==> flow/design.v <==
module displaydriver (
  clk,
  reset_,
  digit_0,
  digit_1,
  digit_2,
  digit_3,
  segment_,
  digit_enable_
  );
  input clk;
  input reset_;
  input [6:0] digit_0;
  input [6:0] digit_1;
  input [6:0] digit_2;
  input [6:0] digit_3;
  output [6:0] segment_;
  output [3:0] digit_enable_;
  reg [7:0] refresh_ctr;
  reg [1:0] digit;
  assign segment_ =
          (digit == 2'd0) ? ~digit_3 :
          (digit == 2'd1) ? ~digit_2 :
          (digit == 2'd2) ? ~digit_1 :
          ~digit_0;
  assign enable_ = !(refresh_ctr > 8'd64 && refresh_ctr < 8'd192);
  assign digit_enable_ = enable_ ? 4'b1111 :
          (digit == 2'd0) ? 4'b1110 :
          (digit == 2'd1) ? 4'b1101 :
          (digit == 2'd2) ? 4'b1011 :
          4'b0111;
  always@ (posedge clk or negedge reset_)
    if (!reset_)
      refresh_ctr <= 8'h00;
    else
      refresh_ctr <= refresh_ctr + 8'h01;
  always@ (posedge clk or negedge reset_)
    if (!reset_)
      digit <= 2'd0;
    else if (refresh_ctr == 8'hff)
      digit <= digit + 2'd1;
endmodule
module disp_ctrl (
   clk,
   reset_,
   segments_,
   digit_enable_,
   addr,
   cs,
   req,
   rnw,
   wr_data,
   rd_data,
   rdy);
   input        clk;
   input        reset_;
   output [6:0] segments_;         
   output [3:0] digit_enable_;     
   input  [7:0] addr;
   input        cs;
   input        req;
   inout        rnw;
   input  [7:0] wr_data;
   output [7:0] rd_data;
   output       rdy;
   reg [3:0]   digit_display_mode;
   reg [6:0]   digit_0_value;
   reg [6:0]   digit_1_value;
   reg [6:0]   digit_2_value;
   reg [6:0]   digit_3_value;
   reg         rdy;
   reg [7:0]   rd_data;
   wire [6:0]   segments_;
   wire [3:0]   digit_enable_;
   wire [6:0]   digit_0_segments;
   wire [6:0]   digit_1_segments;
   wire [6:0]   digit_2_segments;
   wire [6:0]   digit_3_segments;
   wire [6:0]   digit_0;
   wire [6:0]   digit_1;
   wire [6:0]   digit_2;
   wire [6:0]   digit_3;
   wire         wr_enable;
   wire         rd_enable;
   parameter REG_DIGIT_0_MODE  = 8'd0;
   parameter REG_DIGIT_0_VALUE = 8'd1;
   parameter REG_DIGIT_1_MODE  = 8'd2;
   parameter REG_DIGIT_1_VALUE = 8'd3;
   parameter REG_DIGIT_2_MODE  = 8'd4;
   parameter REG_DIGIT_2_VALUE = 8'd5;
   parameter REG_DIGIT_3_MODE  = 8'd6;
   parameter REG_DIGIT_3_VALUE = 8'd7;
   assign wr_enable = cs && !rnw && req;
   assign rd_enable = cs && rnw && req;
   always@ (posedge clk or negedge reset_)
     if (!reset_)
       digit_0_value <= 7'h0;
     else if (wr_enable && addr == REG_DIGIT_0_VALUE)
       digit_0_value <= wr_data[6:0];
   always@ (posedge clk or negedge reset_)
     if (!reset_)
       digit_1_value <= 7'h0;
     else if (wr_enable && addr == REG_DIGIT_1_VALUE)
       digit_1_value <= wr_data[6:0];
   always@ (posedge clk or negedge reset_)
     if (!reset_)
       digit_2_value <= 7'h0;
     else if (wr_enable && addr == REG_DIGIT_2_VALUE)
       digit_2_value <= wr_data[6:0];
   always@ (posedge clk or negedge reset_)
     if (!reset_)
       digit_3_value <= 7'h0;
     else if (wr_enable && addr == REG_DIGIT_3_VALUE)
       digit_3_value <= wr_data[6:0];
   always@ (posedge clk or negedge reset_)
     if (!reset_)
       digit_display_mode <= 4'h0;
     else if (wr_enable && addr == REG_DIGIT_0_MODE)
       digit_display_mode[0] <= wr_data[0];
     else if (wr_enable && addr == REG_DIGIT_1_MODE)
       digit_display_mode[1] <= wr_data[1];
     else if (wr_enable && addr == REG_DIGIT_2_MODE)
       digit_display_mode[2] <= wr_data[2];
     else if (wr_enable && addr == REG_DIGIT_3_MODE)
       digit_display_mode[3] <= wr_data[3];
   always@ (posedge clk or negedge reset_)
     if (!reset_)
       rd_data <= 8'h00;
     else if (rd_enable)
       rd_data <= (addr == REG_DIGIT_0_VALUE) ? {1'h0, digit_0_value} :
                  (addr == REG_DIGIT_1_VALUE) ? {1'h0, digit_1_value} :
                  (addr == REG_DIGIT_2_VALUE) ? {1'h0, digit_2_value} :
                  (addr == REG_DIGIT_3_VALUE) ? {1'h0, digit_3_value} :
                  (addr == REG_DIGIT_0_MODE)  ? {7'h0, digit_display_mode[0]} :
                  (addr == REG_DIGIT_1_MODE)  ? {7'h0, digit_display_mode[1]} :
                  (addr == REG_DIGIT_2_MODE)  ? {7'h0, digit_display_mode[2]} :
                  (addr == REG_DIGIT_3_MODE)  ? {7'h0, digit_display_mode[3]} :
                  8'h00;
   always@ (posedge clk or negedge reset_)
     if (!reset_)
       rdy <= 1'b0;
     else
       rdy <= req;
   bcdcoder digit0_coder (
     .segment(digit_0_segments),
     .bcd(digit_0_value[3:0])
   );
   bcdcoder digit1_coder (
     .segment(digit_1_segments),
     .bcd(digit_1_value[3:0])
   );
   bcdcoder digit2_coder (
     .segment(digit_2_segments),
     .bcd(digit_2_value[3:0])
   );
   bcdcoder digit3_coder (
     .segment(digit_3_segments),
     .bcd(digit_3_value[3:0])
   );
   assign digit_0 = digit_display_mode[0] ? digit_0_value[6:0] : digit_0_segments;
   assign digit_1 = digit_display_mode[1] ? digit_1_value[6:0] : digit_1_segments;
   assign digit_2 = digit_display_mode[2] ? digit_2_value[6:0] : digit_2_segments;
   assign digit_3 = digit_display_mode[3] ? digit_3_value[6:0] : digit_3_segments;
   displaydriver displaydriver (
     .clk(clk),
     .reset_(reset_),
     .digit_0(digit_0),
     .digit_1(digit_1),
     .digit_2(digit_2),
     .digit_3(digit_3),
     .segment_(segments_),
     .digit_enable_(digit_enable_)
   );
endmodule
module bcdcoder (
  segment,
  bcd
  );
  output [6:0] segment;
  input [3:0] bcd;
  parameter char_0 = 7'b0111111;
  parameter char_1 = 7'b0000110;
  parameter char_2 = 7'b1011011;
  parameter char_3 = 7'b1001111;
  parameter char_4 = 7'b1100110;
  parameter char_5 = 7'b1101101;
  parameter char_6 = 7'b1111101;
  parameter char_7 = 7'b0000111;
  parameter char_8 = 7'b1111111;
  parameter char_9 = 7'b1101111;
  parameter char_  = 7'b1000000; 
  assign segment =
    (bcd == 4'd0) ? char_0 :
    (bcd == 4'd1) ? char_1 :
    (bcd == 4'd2) ? char_2 :
    (bcd == 4'd3) ? char_3 :
    (bcd == 4'd4) ? char_4 :
    (bcd == 4'd5) ? char_5 :
    (bcd == 4'd6) ? char_6 :
    (bcd == 4'd7) ? char_7 :
    (bcd == 4'd8) ? char_8 :
    (bcd == 4'd9) ? char_9 :
      char_;
endmodule
Reports on disp_ctrl
Tool output for the design above, in the order of the flow.
Line numbers count from 1 in the design file above.
Operators: Yosys type, input widths -> output width; for muxes data width and select width s.
Not given: --
- top module: disp_ctrl
- clock port: clk
- standard-cell library: sky130hd
- library corner: tt_025C_1v80

Elaborated design
Yosys after proc, flatten, opt, wreduce and memory -nomap, before mapping. Enables and synchronous resets that opt folds into registers are not counted as muxes. Memory bits, and registers merged into a memory's read port (data or address), are not among the register bits. Print and check cells are not counted. Equal cells are merged and count once.
- register bits: 51
- noted input port bits: 20
- $lt $le $gt $ge at 2
- noted reductions and logical operators: 23
- eq/ne operators: 46
- add/subtract/negate cells at 2
- bitwise gates (word level) at 7
- mux-type cells: 59
- operator list (kind ; number):
    $mux 7 ; 47
    $eq 4x3->1 const B ; 16
    $eq 4x2->1 const B ; 8
    $eq 4x4->1 const B ; 8
    $eq 8x3->1 const B ; 4
    $not 7->7 ; 4
    $mux 6 ; 4
    $eq 4x1->1 const B ; 4
    $logic_not 4->1 ; 4
    $eq 8x2->1 const B ; 2
    $mux 4 ; 4
    $logic_and 1x1->1 ; 13
    $add 8x1->8 const B ; 1
    $eq 8x1->1 const B ; 1
    $gt 8x7->1 const B ; 1
    $lt 8x8->1 const B ; 1
    $eq 8x8->1 const B ; 1
    $logic_not 8->1 ; 1
    $reduce_and 4->1 ; 1
    $mux 1 ; 4
    $not 1->1 ; 3
    $reduce_and 3->1 ; 1
    $add 2x1->2 const B ; 1
    $eq 2x1->1 const B ; 1
    $eq 2x2->1 const B ; 1
    $logic_not 2->1 ; 1
    $reduce_and 2->1 ; 1
    $logic_not 1->1 ; 1

Longest topological paths
Depth = most cells in a row (Yosys ltp): at word level without a register or memory, in the mapped netlist without a sequential cell, where the memories' decode and read muxes count.
- word-level depth at 16
- ABC_AREA: 0
- noted mapped depth: 8
- gate-level depth less buffers at 7

Mapped cells and area
Source: synth_stat.txt of the flow (Yosys; design flattened, memories mapped). It holds for the ABC_AREA given above (unset counts as 0); a run with the other value may have another netlist.
- mapped flip-flops: 50
- mapped cells at 383
- noted mapped area: 3355.7 sq um
- cells by type (type ; number ; area in all (sq um)):
    sky130_fd_sc_hd__dfrtp_1 ; 50 ; 1251.2
    sky130_fd_sc_hd__mux2_2 ; 25 ; 281.52
    sky130_fd_sc_hd__o21ai_0 ; 46 ; 230.221
    sky130_fd_sc_hd__nand2_1 ; 36 ; 135.13
    sky130_fd_sc_hd__a21oi_1 ; 20 ; 100.096
    sky130_fd_sc_hd__ha_1 ; 8 ; 100.096
    sky130_fd_sc_hd__clkbuf_1 ; 23 ; 86.333
    sky130_fd_sc_hd__inv_1 ; 22 ; 82.579
    sky130_fd_sc_hd__nor2_1 ; 22 ; 82.579
    sky130_fd_sc_hd__o211ai_1 ; 10 ; 75.072
    sky130_fd_sc_hd__mux2i_1 ; 7 ; 70.067
    sky130_fd_sc_hd__nor3_1 ; 13 ; 65.062
    sky130_fd_sc_hd__nor2b_1 ; 10 ; 62.56
    sky130_fd_sc_hd__nand3_1 ; 11 ; 55.053
    sky130_fd_sc_hd__a2111oi_0 ; 6 ; 52.55
    sky130_fd_sc_hd__a221oi_1 ; 6 ; 52.55
    sky130_fd_sc_hd__xnor2_1 ; 6 ; 52.55
    sky130_fd_sc_hd__o22ai_1 ; 7 ; 43.792
Other cell types: 34; their cells: 55.
The figures by module come from a second, unflattened synthesis with its own total; it is not the netlist above.
- noted cells (unflattened synthesis): 347
- area (unflattened synthesis) at 3707.3 sq um
Rows give one instance, submodules left out.
- modules (module ; sequential area (sq um) ; cells ; area (sq um) ; instances):
    disp_ctrl ; 1001.0 ; 177 ; 2253.4 ; 1
    displaydriver ; 250.2 ; 86 ; 778.2 ; 1
    bcdcoder ; 0.0 ; 21 ; 168.9 ; 4

Path before layout
Source: OpenSTA report_checks on the synthesized netlist (no wires, ideal clock, input and output delay 20% of the period each), path of least setup slack; recovery checks are left aside. Register names are those of the netlist, which keeps one name where synthesis merged equal registers.
- path type: flip-flop to output port
- from: reg digit_0_value[0]
- to: out segments_[5]
- external output delay: 0.682 ns
- launch time at the first pin: 0.000 ns
- path buffers: 1
- clock period at 3.41 ns
- stages on the path: 6
- noted path delay: 1.574 ns
- noted path slack: 1.154 ns
- noted data required time: 2.728 ns
- arrival: 1.574 ns
- noted period reached after synthesis: 2.256 ns
"path delay" is the arrival time less input delay plus setup time.
At an output port there is no setup time.
"stages on the path" counts driving pins, that of a launching flip-flop among them; a cell with two outputs on the path counts twice.
"period reached after synthesis" is the clock period less the worst setup slack; recovery checks do not enter. This is arithmetic on one report: input and output delays are still those of the set period (20% each).
The rows between start and end are the longest chain of elaborated cells between them; the timing report does not say that the signal goes this way. Where chains are equally long, one stands for them.
A line is the first line of the expression or statement that the cell stems from. Yosys adds cells for indexed reads and writes and turns some case tables into memories.
- path through: sky130_fd_sc_hd__dfrtp_1 > sky130_fd_sc_hd__clkbuf_1 > sky130_fd_sc_hd__or3b_2 > sky130_fd_sc_hd__o2111ai_1 > sky130_fd_sc_hd__a32oi_1 > sky130_fd_sc_hd__o31ai_1
- noted cells in the longest elaborated chain: 16
- noted elaborated cells between the ends (all ways): 25
- source lines of those cells at 15
- those cells by class: eq/ne: 9; mux: 14; logic: 1; reduce/logical: 1
- ends and longest elaborated chain, after synthesis (what ; RTL line ; RTL):
    from (decl) ; 67 ; reg [6:0]   digit_0_value;
    from (assign) ; 97 ; digit_0_value <= 7'h0;
    from (assign) ; 99 ; digit_0_value <= wr_data[6:0];
    $eq 4x4->1 ; 202 ; (bcd == 4'd9) ? char_9 :
    $mux 6 ; 202 ;
    $mux 7 ; 201 ; (bcd == 4'd8) ? char_8 :
    $mux 7 ; 200 ; (bcd == 4'd7) ? char_7 :
    $mux 7 ; 199 ; (bcd == 4'd6) ? char_6 :
    $mux 7 ; 198 ; (bcd == 4'd5) ? char_5 :
    $mux 7 ; 197 ; (bcd == 4'd4) ? char_4 :
    (+2 left out) ; -- ;
    $mux 7 ; 194 ; (bcd == 4'd1) ? char_1 :
    $mux 7 ; 193 ; (bcd == 4'd0) ? char_0 :
    $mux 7 ; 160 ; assign digit_0 = digit_display_mode[0] ? digit_0_value[6:0] : digit_0_segments;
    $not 7->7 ; 25 ; ~digit_0;
    $mux 7 ; 24 ; (digit == 2'd2) ? ~digit_1 :
    $mux 7 ; 23 ; (digit == 2'd1) ? ~digit_2 :
    $mux 7 ; 22 ; (digit == 2'd0) ? ~digit_3 :
    to (decl) ; 57 ; output [6:0] segments_;

module disp_ctrl, platform sky130hd, 2 stored runs of the flow under differing settings, order arbitrary. Input and output delays are each 20% of the period that was set; the output load is 0.01 pF.

Stored run 1

==> flow/run.sh <==
#!/bin/bash
# the make line also repeats the synthesis and layout settings of config.mk as NAME=value (left out here)
make -C /OpenROAD-flow-scripts/flow DESIGN_CONFIG=/design/flow/config.mk WORK_HOME=/design/flow/orfs CLKGATE_MAP_FILE= finish
==> flow/config.mk <==
export PLATFORM = sky130hd
export DESIGN_NAME = disp_ctrl
export DESIGN_NICKNAME = disp_ctrl
export VERILOG_FILES = /design/flow/design.v
export SDC_FILE = /design/flow/constraint.sdc
export NUM_CORES = 4
export LEC_CHECK = 0
export CAP_MARGIN = 20
export CORE_MARGIN = 5
export CORE_UTILIZATION = 62
export CTS_CLUSTER_SIZE = 11
export PLACE_DENSITY_LB_ADDON = 0.15
export SLEW_MARGIN = 20
==> flow/constraint.sdc <==
create_clock -name core_clock -period 3.68 [get_ports {clk}]
set_input_delay 0.7360 -clock core_clock [delete_from_list [all_inputs] [get_ports {clk}]]
set_output_delay 0.7360 -clock core_clock [all_outputs]
set_load 0.01 [all_outputs]

Stored run 1: unfinished; error RSZ-0074 in routing.

Stored run 2

==> flow/run.sh <==
#!/bin/bash
# the make line also repeats the synthesis and layout settings of config.mk as NAME=value (left out here)
make -C /OpenROAD-flow-scripts/flow DESIGN_CONFIG=/design/flow/config.mk WORK_HOME=/design/flow/orfs CLKGATE_MAP_FILE= finish
==> flow/config.mk <==
export PLATFORM = sky130hd
export DESIGN_NAME = disp_ctrl
export DESIGN_NICKNAME = disp_ctrl
export VERILOG_FILES = /design/flow/design.v
export SDC_FILE = /design/flow/constraint.sdc
export NUM_CORES = 4
export LEC_CHECK = 0
export CAP_MARGIN = 20
export CORE_ASPECT_RATIO = 0.86
export CORE_MARGIN = 2
export CORE_UTILIZATION = 18
export GPL_ROUTABILITY_DRIVEN = 1
export GPL_TIMING_DRIVEN = 1
export MAX_ROUTING_LAYER = met5
export MIN_ROUTING_LAYER = met1
export PLACE_DENSITY_LB_ADDON = 0.02
export SETUP_SLACK_MARGIN = 0.16
export SLEW_MARGIN = 25
==> flow/constraint.sdc <==
create_clock -name core_clock -period 1.23 [get_ports {clk}]
set_input_delay 0.2460 -clock core_clock [delete_from_list [all_inputs] [get_ports {clk}]]
set_output_delay 0.2460 -clock core_clock [all_outputs]
set_load 0.01 [all_outputs]

Stored run 2: unfinished; error RSZ-0074 in routing.
